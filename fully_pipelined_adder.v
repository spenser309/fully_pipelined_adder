==> flow/design.v <==
module dff(q,d,en,rst,clk);
    parameter integer WIDTH = 1;
    output reg [WIDTH-1:0] q;
    input wire [WIDTH-1:0] d;
    input wire en;
    input wire rst;
    input wire clk;
    always @(posedge clk)
       if(rst == 1'b1)
          q <= 'b0;
       else 
          q <= d;
endmodule
module fulladder(c,s,a,b,cin);
    output wire c, s;
    input wire a, b, cin;
    wire t;
    assign t = a^b;
    assign c = (cin & t) | (a & b);
    assign s = t^cin;
endmodule
module fully_pipelined_adder(s,c,a,b,cin,en,rst,clk);
    parameter integer WIDTH = 4;    
    output wire [WIDTH-1:0] s;  
    output wire c;              
    input wire [WIDTH-1:0] a, b;  
    input wire cin;               
    input wire en;
    input wire rst;
    input wire clk;
    wire [WIDTH-1:0] a_d [WIDTH:0];  
    wire [WIDTH-1:0] b_d [WIDTH-1:0];  
    wire             c_d [WIDTH:0];   
    assign a_d[0] = a;
    assign b_d[0] = b;
    assign c_d[0] = cin;
    genvar i, j;
    generate
        for(i = 0; i < WIDTH; i = i+1) begin: comp_gen
            wire [WIDTH-1:0] a_q;
            wire [WIDTH-1:i] b_q;
            wire c_q;
            wire s_i;
            dff #(WIDTH)   a_dff(a_q, a_d[i], en, rst, clk);
            dff #(WIDTH-i) b_dff(b_q, b_d[i][WIDTH-1:i], en, rst, clk);
            dff #(1)       c_dff(c_q, c_d[i], en, rst, clk);
            fulladder u_add(c_d[i+1], s_i, a_q[i], b_q[i], c_q);
            for(j=0; j < WIDTH; j = j+1) begin: comp_a_d
                if(j == i) 
                    assign a_d[i+1][j] = s_i;
                else
                    assign a_d[i+1][j] = a_q[j];
            end
            if( i != WIDTH-1)
                assign b_d[i+1][WIDTH-1:i+1] = b_q[WIDTH-1:i+1];  
        end
    endgenerate
    assign s = a_d[WIDTH];
    assign c = c_d[WIDTH];
endmodule
From RTL to reports: fully_pipelined_adder
What the tools print for fully_pipelined_adder, step after step.
Lines are those of the file above, counted from 1.
Library cell names are shortened.
The mark n/a stands for no value.
- design top: fully_pipelined_adder
- clock: clk
- cell library: sky130hd
- corner: tt_025C_1v80

Elaborated design
Source: Yosys, flattened and elaborated. Widths are those after wreduce; folded enables and synchronous resets count as part of the registers. Registers that Yosys merges into a memory's read port (data or address) are not register bits. Print and check cells do not count. Equal cells are merged and count once.
- noted bitwise operators: 20
- operators with widths (kind ; count):
    bitwise AND 1 bit ; 8
    XOR 1 bit ; 8
    bitwise OR 1 bit ; 4
- register bits: 30
- bits of input ports: 12

Logic depth
Depth = most cells in a row (Yosys ltp): at word level without a register or memory, in the mapped netlist without a sequential cell, where the memories' decode and read muxes count.
- depth in word-level cells at 3
- ABC_AREA at 0
- mapped depth: 2

Synthesis result
Source: synth_stat.txt of the flow (Yosys; design flattened, memories mapped). It holds for the ABC_AREA given above (unset counts as 0); a run with the other value may have another netlist.
The area totals of this step are shown rounded.
- cells in the netlist at 68
- noted synthesis area: 970 um2
- area of sequential cells at 601 um2
- flip-flop cells: 30
- buffer cells: 4
- cells by type (cell type ; count ; area in all (um2)):
    dfxtp_1 ; 30 ; 600.576
    nor2b_2 ; 24 ; 210.202
    fa_1 ; 4 ; 80.077
    nor2b_1 ; 6 ; 37.536
    buf_6 ; 3 ; 33.782
    buf_4 ; 1 ; 7.507
By module: a second synthesis without flattening, with its own total; a netlist apart from the flattened one above.
- noted cells (unflattened synthesis): 65
- area (unflattened synthesis) at 913 um2
Each row is one instance without its submodules.
- by module (module ; times used ; cells ; area (um2)):
    dff (WIDTH=4) ; 5 ; 8 ; 105
    dff (WIDTH=1) ; 5 ; 2 ; 33.8
    fulladder ; 4 ; 1 ; 20.0
    dff (WIDTH=3) ; 1 ; 6 ; 78.8
    dff (WIDTH=2) ; 1 ; 4 ; 52.6
    fully_pipelined_adder ; 1 ; 1 ; 7.5

Timing after synthesis
OpenSTA on the mapped netlist: ideal clock, no wires. The path of least setup slack (recovery checks aside). Input and output delay are each 20% of the period. Register names are those of the netlist, which keeps one name where synthesis merged equal registers.
- path kind: register to output
- from: reg comp_gen[3].b_dff.q
- to: out s[3]
- noted period: 1.24 ns
- output delay at 0.248 ns
- noted launch time at the first pin: 0.000 ns
- noted arrival time: 0.925 ns
- noted data required time: 0.992 ns
- setup slack: 0.067 ns
- path delay: 0.925 ns
- noted stages on the path: 3
- buffers on the path at 1
- noted synthesis period reached: 1.173 ns
"path delay" is the arrival time less input delay plus setup time.
At an output port there is no setup time.
"stages on the path" counts driving pins, that of a launching flip-flop among them; a cell with two outputs on the path counts twice.
"synthesis period reached" is the clock period less the worst setup slack; recovery checks do not enter. This is arithmetic on one report: input and output delays are still those of the set period (20% each).
Between the ends stands the longest chain of elaborated cells between them, by number of cells; it is not shown to be the way that was timed. Of several equally long chains one is given.
A line is the first line of the expression or statement that the cell stems from. Yosys adds cells for indexed reads and writes and turns some case tables into memories.
- cells stage by stage: dfxtp_1 -> fa_1 -> buf_4
- cells in the longest elaborated chain at 2
- RTL lines, path after synthesis (item ; RTL line ; RTL):
    start, declared ; 3 ; output reg [WIDTH-1:0] q;
    start, assigned ; 10 ; q <= 'b0;
    start, assigned ; 12 ; q <= d;
    XOR 1 bit ; 18 ; assign t = a^b;
    XOR 1 bit ; 20 ; assign s = t^cin;
    end, declared ; 24 ; output wire [WIDTH-1:0] s;
Some nets on the timed path still bear RTL names; the line given drives or declares the net.
- named nets, after synthesis (signal ; RTL line):
    comp_gen[3].s_i ; 20

Timing after layout
From the final timing report of job 1: the path of least setup slack in the routed layout; clock arrival at registers is part of the times.
- path kind: register to output
- from: reg comp_gen[3].b_dff.q
- to: out s[3]
- noted period: 1.21 ns
- output delay at 0.24 ns
- noted launch time at the first pin: 0.30 ns
- noted arrival time: 1.29 ns
- noted data required time: 0.97 ns
- setup slack: -0.32 ns
- noted stages on the path: 3
- buffers on the path at 1
Between the ends stands the longest chain of elaborated cells between them, by number of cells; it is not shown to be the way that was timed. Of several equally long chains one is given.
- cells stage by stage: dfxtp_2 -> fa_1 -> buf_2
- cells in the longest elaborated chain at 2
- RTL lines, path after layout (item ; RTL line ; RTL):
    start, declared ; 3 ; output reg [WIDTH-1:0] q;
    start, assigned ; 10 ; q <= 'b0;
    start, assigned ; 12 ; q <= d;
    XOR 1 bit ; 18 ; assign t = a^b;
    XOR 1 bit ; 20 ; assign s = t^cin;
    end, declared ; 24 ; output wire [WIDTH-1:0] s;

# Flow runs of fully_pipelined_adder

Stored flow runs of fully_pipelined_adder (2 of them; Yosys, OpenROAD, sky130hd). They differ in their settings and are not a sequence. Constraints: input delay and output delay 20% of the set period each, output load 0.01 pF.
"clock period achieved": clock period set for the run, less the worst setup slack. It is reckoned from that one timing run; input and output delays stay at 20% of the period that was set.
Measured values are rounded.

Job 1

==> flow/run.sh <==
#!/bin/bash
# the make line also repeats the synthesis and layout settings of config.mk as NAME=value (left out here)
make -C /OpenROAD-flow-scripts/flow DESIGN_CONFIG=/design/flow/config.mk WORK_HOME=/design/flow/orfs CLKGATE_MAP_FILE= finish
==> flow/config.mk <==
export PLATFORM = sky130hd
export DESIGN_NAME = fully_pipelined_adder
export DESIGN_NICKNAME = fully_pipelined_adder
export VERILOG_FILES = /design/flow/design.v
export SDC_FILE = /design/flow/constraint.sdc
export NUM_CORES = 4
export LEC_CHECK = 0
export CAP_MARGIN = 20
export CELL_PAD_IN_SITES_DETAIL_PLACEMENT = 0
export CORE_MARGIN = 2
export CORE_UTILIZATION = 36
export CTS_CLUSTER_SIZE = 61
export MAX_ROUTING_LAYER = met5
export SETUP_SLACK_MARGIN = 0.23
export SLEW_MARGIN = 0
export TNS_END_PERCENT = 75
==> flow/constraint.sdc <==
create_clock -name core_clock -period 1.21 [get_ports {clk}]
set_input_delay 0.2420 -clock core_clock [delete_from_list [all_inputs] [get_ports {clk}]]
set_output_delay 0.2420 -clock core_clock [all_outputs]
set_load 0.01 [all_outputs]

Measured in job 1:
- netlist area reported by Yosys: 970 um2
- full die area at 3120 um2
- post-layout utilization at 47.3%
- worst setup slack after layout: -0.321 ns
- sum of negative setup slack at -0.551 ns
- post-route worst hold slack at 0.436 ns
- noted the clock period achieved: 1.531 ns

Job 2

==> flow/run.sh <==
#!/bin/bash
# the make line also repeats the synthesis and layout settings of config.mk as NAME=value (left out here)
make -C /OpenROAD-flow-scripts/flow DESIGN_CONFIG=/design/flow/config.mk WORK_HOME=/design/flow/orfs CLKGATE_MAP_FILE= finish
==> flow/config.mk <==
export PLATFORM = sky130hd
export DESIGN_NAME = fully_pipelined_adder
export DESIGN_NICKNAME = fully_pipelined_adder
export VERILOG_FILES = /design/flow/design.v
export SDC_FILE = /design/flow/constraint.sdc
export NUM_CORES = 4
export LEC_CHECK = 0
export CAP_MARGIN = 20
export CORE_ASPECT_RATIO = 0.94
export CORE_MARGIN = 2
export CORE_UTILIZATION = 42
export CTS_CLUSTER_DIAMETER = 226
export MAX_ROUTING_LAYER = met4
export MIN_ROUTING_LAYER = met1
export PLACE_DENSITY_LB_ADDON = 0.14
export SETUP_SLACK_MARGIN = 0.35
export SLEW_MARGIN = 40
==> flow/constraint.sdc <==
create_clock -name core_clock -period 1.48 [get_ports {clk}]
set_input_delay 0.2960 -clock core_clock [delete_from_list [all_inputs] [get_ports {clk}]]
set_output_delay 0.2960 -clock core_clock [all_outputs]
set_load 0.01 [all_outputs]

Measured in job 2:
- netlist area reported by Yosys: 970 um2
- full die area at 2710 um2
- post-layout utilization at 54.2%
- worst setup slack after layout: -0.073 ns
- sum of negative setup slack at -0.073 ns
- post-route worst hold slack at 0.439 ns
- noted the clock period achieved: 1.553 ns
